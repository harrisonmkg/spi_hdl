==> flow/design.v <==
module spi_drv #(
    parameter integer               CLK_DIVIDE  = 100,  
    parameter integer               SPI_MAXLEN  = 32    
) (
    input                           clk,
    input                           sresetn,         
    input                           start_cmd,      
    output                          spi_drv_rdy,    
    input  [$clog2(SPI_MAXLEN):0]   n_clks,         
    input  [SPI_MAXLEN-1:0]         tx_data,        
    output [SPI_MAXLEN-1:0]         rx_miso,        
    output                          SCLK,           
    output                          MOSI,           
    input                           MISO,           
    output                          SS_N            
);
reg[6:0] clk_div_counter = 0;
wire count_reached;
reg r_spi_drv_rdy, r_sclk, r_SS_N;
reg[SPI_MAXLEN-1:0] r_tx_data, r_rx_miso;
reg[4:0] bits_transfered;  
assign MOSI = r_tx_data[SPI_MAXLEN-1];
wire first_transfer;
assign SCLK = r_sclk;
assign SS_N = r_SS_N;
assign spi_drv_rdy = r_spi_drv_rdy;
assign count_reached = ((CLK_DIVIDE - 1) == clk_div_counter);
assign first_transfer = (bits_transfered == 0);
assign rx_miso = r_rx_miso;
always@ (posedge(r_sclk))
begin
    if(start_cmd)
    begin
        r_spi_drv_rdy <= 0;
        r_SS_N <= 0;
        r_tx_data <= tx_data << (SPI_MAXLEN - n_clks);  
    end
end
always@ (posedge(clk))
begin
    if(!sresetn) 
    begin
        r_spi_drv_rdy <= 1;
        r_SS_N <= 1;
        r_tx_data <= 0;
        r_rx_miso <= 0;
        r_sclk <= 0; 
        clk_div_counter <= 0;
        bits_transfered <=0;
    end
    else if(count_reached) 
    begin
        clk_div_counter <= 0;
        r_sclk <= !SCLK;
    end 
    else 
    begin
        clk_div_counter <= clk_div_counter + 1;
    end 
end
assign transfer_complete = (bits_transfered == n_clks);
always@(negedge(r_sclk))
    if(!spi_drv_rdy)
        begin
            if(first_transfer)
            begin
                bits_transfered <= bits_transfered + 1;
            end
            else
            begin
                bits_transfered <= bits_transfered + 1;
                r_tx_data <= {r_tx_data[SPI_MAXLEN-2:0],1'b0};  
            end
        end
always@(posedge(r_sclk))
    if(!r_spi_drv_rdy)
        begin
            r_rx_miso <= {r_rx_miso[SPI_MAXLEN-2:0],MISO}; 
        if (transfer_complete)
            begin
                bits_transfered <=0;
                r_spi_drv_rdy <= 1;
                r_SS_N <= 1;
            end
        end
endmodule
# From RTL to reports: spi_drv
# What the tools print for spi_drv, step after step.
# Lines are those of the file above, counted from 1.
# Library cell names are shortened.
# A cell with -- has no value.
dict set report design {
  design {spi_drv}
  clk_port {clk}
  library {sky130hd}
  pvt_corner {tt_025C_1v80}
}

# Word level
# Counts by Yosys on the flattened word-level netlist (proc, flatten, opt, wreduce; memories kept). Register bits leave out memories and registers merged into their read ports (data or address); mux counts leave out enables and synchronous resets folded into registers. Print and check cells are left out. Cells with the same type and inputs are merged into one.
dict set report bits {
  output_inout_bits 36
  reg_bits 8
}
dict set report classes {
  add_sub_neg 1
  reduce_and_logical 2
  bitwise 1
  eq_ne 1
}
# cell count
set ops {}
lappend ops {{adder 7 x 1 -> 7 bit (second input constant)} 1}
lappend ops {{== test 7 bit (first input constant)} 1}
lappend ops {{OR reduction 2 bit} 1}
lappend ops {{NOT 1 bit} 1}
lappend ops {{logical NOT 1 bit} 1}

# Depth
# Yosys ltp: most cells in a row. Word level: on the elaborated netlist, between registers, memories and ports. Mapped: between sequential cells and ports; inverters and the memories' decode and read muxes count.
dict set report logic_depth {
  depth_word 2
  abc_area 0
  mapped_depth 4
  ltp_nobuf 4
}

# Mapped cells and area
# Yosys stat after the flow's synthesis: flattened, memories mapped to cells. It holds for the ABC_AREA given above (unset counts as 0); a run with the other value may have another netlist.
dict set report synth_totals {
  seq_area_um2 160.2
  yosys_area_um2 621.8
  flip_flops 8
  buffers 35
  mapped_cells 73
}
# cell_type count type_area_um2
set types {}
lappend types {buf_4 35 262.752}
lappend types {dfxtp_1 8 160.154}
lappend types {nand4bb_4 1 27.526}
lappend types {nor2_1 5 18.768}
lappend types {xor2_1 2 17.517}
lappend types {o21ai_0 3 15.014}
lappend types {nand2b_4 1 13.763}
lappend types {ha_1 1 12.512}
lappend types {or3_1 2 12.512}
lappend types {nand3_1 2 10.01}
lappend types {a21oi_2 1 8.758}
lappend types {xnor2_1 1 8.758}
lappend types {a211oi_1 1 7.507}
lappend types {a21boi_1 1 7.507}
lappend types {conb_1 2 7.507}
lappend types {inv_1 2 7.507}
lappend types {nand2_1 2 7.507}
lappend types {nand4_1 1 6.256}
# Other cell types: 2; their cells: 2.

# Worst setup path after synthesis
# Source: OpenSTA report_checks on the synthesized netlist (no wires, ideal clock, input and output delay 20% of the period each), path of least setup slack; recovery checks are left aside. Register names are those of the netlist, which keeps one name where synthesis merged equal registers.
dict set report synth_timing {
  kind {register to register}
  startpoint {register clk_div_counter[0]}
  endpoint {register clk_div_counter[2]}
  driving_pins 5
  setup_slack_ns 0.910
  t_required_ns 2.010
  arrival_time_ns 1.099
  clock_period_ns 2.14
  path_buffers 0
  path_delay_ns 1.229
  period_less_setup_slack_ns 1.23
}
# "path_delay_ns" is the arrival time less input delay plus setup time.
# "driving_pins" counts driving pins, that of a launching flip-flop among them; a cell with two outputs on the path counts twice.
# "period_less_setup_slack_ns" = period - worst setup slack (recovery checks aside). The figure is calculated, with input and output delays left at 20% of the set period.
# Between the ends stands the longest chain of elaborated cells between them, by number of cells; it is not shown to be the way that was timed. Of several equally long chains one is given.
# Each line given opens the expression or statement behind the cell; cells for indexed reads and writes are added by Yosys, which also makes memories of some case tables.
# A register here has more assigning lines than the two given.
dict set report synth_via {
  path_cell_list {dfxtp_1 -> ha_1 -> nand4bb_4 -> o21ai_1 -> nor2_1}
  elab_chain_cells 2
}
# element line_no
set synth_lines {}
lappend synth_lines {{start: declaration} 17} ;# reg[6:0] clk_div_counter = 0;
lappend synth_lines {{start: assignment} 48} ;# clk_div_counter <= 0;
lappend synth_lines {{start: assignment} 58} ;# clk_div_counter <= clk_div_counter + 1;
lappend synth_lines {{== test 7 bit} 27} ;# assign count_reached = ((CLK_DIVIDE - 1) == clk_div_counter);
lappend synth_lines {{OR reduction 2 bit} --}
lappend synth_lines {{end: assignment} 48}
lappend synth_lines {{end: assignment} 58}
lappend synth_lines {{end: declaration} 17}

# Timing after layout
# From the final timing report of flow run 1: the path of least setup slack in the routed layout; clock arrival at registers is part of the times.
dict set report layout_timing {
  kind {register to register}
  startpoint {register clk_div_counter[1]}
  endpoint {register r_sclk}
  arrival_time_ns 1.34
  path_buffers 0
  t_required_ns 1.54
  setup_slack_ns 0.19
  driving_pins 5
  clock_period_ns 1.37
}
# Between the ends stands the longest chain of elaborated cells between them, by number of cells; it is not shown to be the way that was timed. Of several equally long chains one is given.
# A register here has more assigning lines than the two given.
dict set report layout_via {
  path_cell_list {dfxtp_4 -> ha_4 -> nand4bb_4 -> or3_1 -> a21boi_1}
  elab_chain_cells 1
}
# element line_no
set layout_lines {}
lappend layout_lines {{start: declaration} 17} ;# reg[6:0] clk_div_counter = 0;
lappend layout_lines {{start: assignment} 48} ;# clk_div_counter <= 0;
lappend layout_lines {{start: assignment} 58} ;# clk_div_counter <= clk_div_counter + 1;
lappend layout_lines {{== test 7 bit} 27} ;# assign count_reached = ((CLK_DIVIDE - 1) == clk_div_counter);
lappend layout_lines {{end: assignment} 47} ;# r_sclk <= 0;
lappend layout_lines {{end: assignment} 54} ;# r_sclk <= !SCLK;
lappend layout_lines {{end: declaration} 19} ;# reg r_spi_drv_rdy, r_sclk, r_SS_N;

Module spi_drv, platform sky130hd: 2 stored runs of the flow (Yosys, OpenROAD) with differing settings, in no particular order. Input and output delays are each 20% of the period that was set; the output load is 0.01 pF.
"timing.achieved_period_ns" = clock period - worst setup slack. The figure is calculated, with input and output delays left at 20% of the set period.
"worst_path_time_ns" = time allowed to the worst setup path (clock period - input delay - output delay, where it has them) - its slack; a late launch clock adds to it, a late capture clock takes from it.

# flow run 1
==> flow/run.sh <==
#!/bin/bash
# the make line also repeats the synthesis and layout settings of config.mk as NAME=value (left out here)
make -C /OpenROAD-flow-scripts/flow DESIGN_CONFIG=/design/flow/config.mk WORK_HOME=/design/flow/orfs CLKGATE_MAP_FILE= finish
==> flow/config.mk <==
export PLATFORM = sky130hd
export DESIGN_NAME = spi_drv
export DESIGN_NICKNAME = spi_drv
export VERILOG_FILES = /design/flow/design.v
export SDC_FILE = /design/flow/constraint.sdc
export NUM_CORES = 4
export LEC_CHECK = 0
export CAP_MARGIN = 20
export CELL_PAD_IN_SITES_DETAIL_PLACEMENT = 2
export CORE_MARGIN = 2
export CORE_UTILIZATION = 16
export GPL_ROUTABILITY_DRIVEN = 1
export MIN_ROUTING_LAYER = met2
export PLACE_DENSITY_LB_ADDON = 0.14
export SETUP_SLACK_MARGIN = 0.24
export SLEW_MARGIN = 20
==> flow/constraint.sdc <==
create_clock -name core_clock -period 1.37 [get_ports {clk}]
set_input_delay 0.2740 -clock core_clock [delete_from_list [all_inputs] [get_ports {clk}]]
set_output_delay 0.2740 -clock core_clock [all_outputs]
set_load 0.01 [all_outputs]

==> flow run 1: results <==
final_util_frac=0.181
worst_path_time_ns=1.18
critical_path_kind="register to register"
timing.achieved_period_ns=1.176
timing.setup.ws_ns=0.194
hold_ws_ns=0.500
design.die.area_um2=4401.0
yosys.chip_area_um2=621.8

# flow run 2
==> flow/run.sh <==
#!/bin/bash
# the make line also repeats the synthesis and layout settings of config.mk as NAME=value (left out here)
make -C /OpenROAD-flow-scripts/flow DESIGN_CONFIG=/design/flow/config.mk WORK_HOME=/design/flow/orfs CLKGATE_MAP_FILE= finish
==> flow/config.mk <==
export PLATFORM = sky130hd
export DESIGN_NAME = spi_drv
export DESIGN_NICKNAME = spi_drv
export VERILOG_FILES = /design/flow/design.v
export SDC_FILE = /design/flow/constraint.sdc
export NUM_CORES = 4
export LEC_CHECK = 0
export CAP_MARGIN = 30
export CELL_PAD_IN_SITES_GLOBAL_PLACEMENT = 1
export CORE_MARGIN = 2
export CORE_UTILIZATION = 28
export GPL_TIMING_DRIVEN = 0
export MIN_ROUTING_LAYER = met1
export PLACE_DENSITY_LB_ADDON = 0.19
export SLEW_MARGIN = 10
==> flow/constraint.sdc <==
create_clock -name core_clock -period 2.39 [get_ports {clk}]
set_input_delay 0.4780 -clock core_clock [delete_from_list [all_inputs] [get_ports {clk}]]
set_output_delay 0.4780 -clock core_clock [all_outputs]
set_load 0.01 [all_outputs]

==> flow run 2: results <==
final_util_frac=0.383
yosys.chip_area_um2=621.8
hold_ws_ns=0.444
worst_path_time_ns=1.12
critical_path_kind="register to output"
design.die.area_um2=2613.8
timing.setup.ws_ns=0.793
timing.achieved_period_ns=1.597
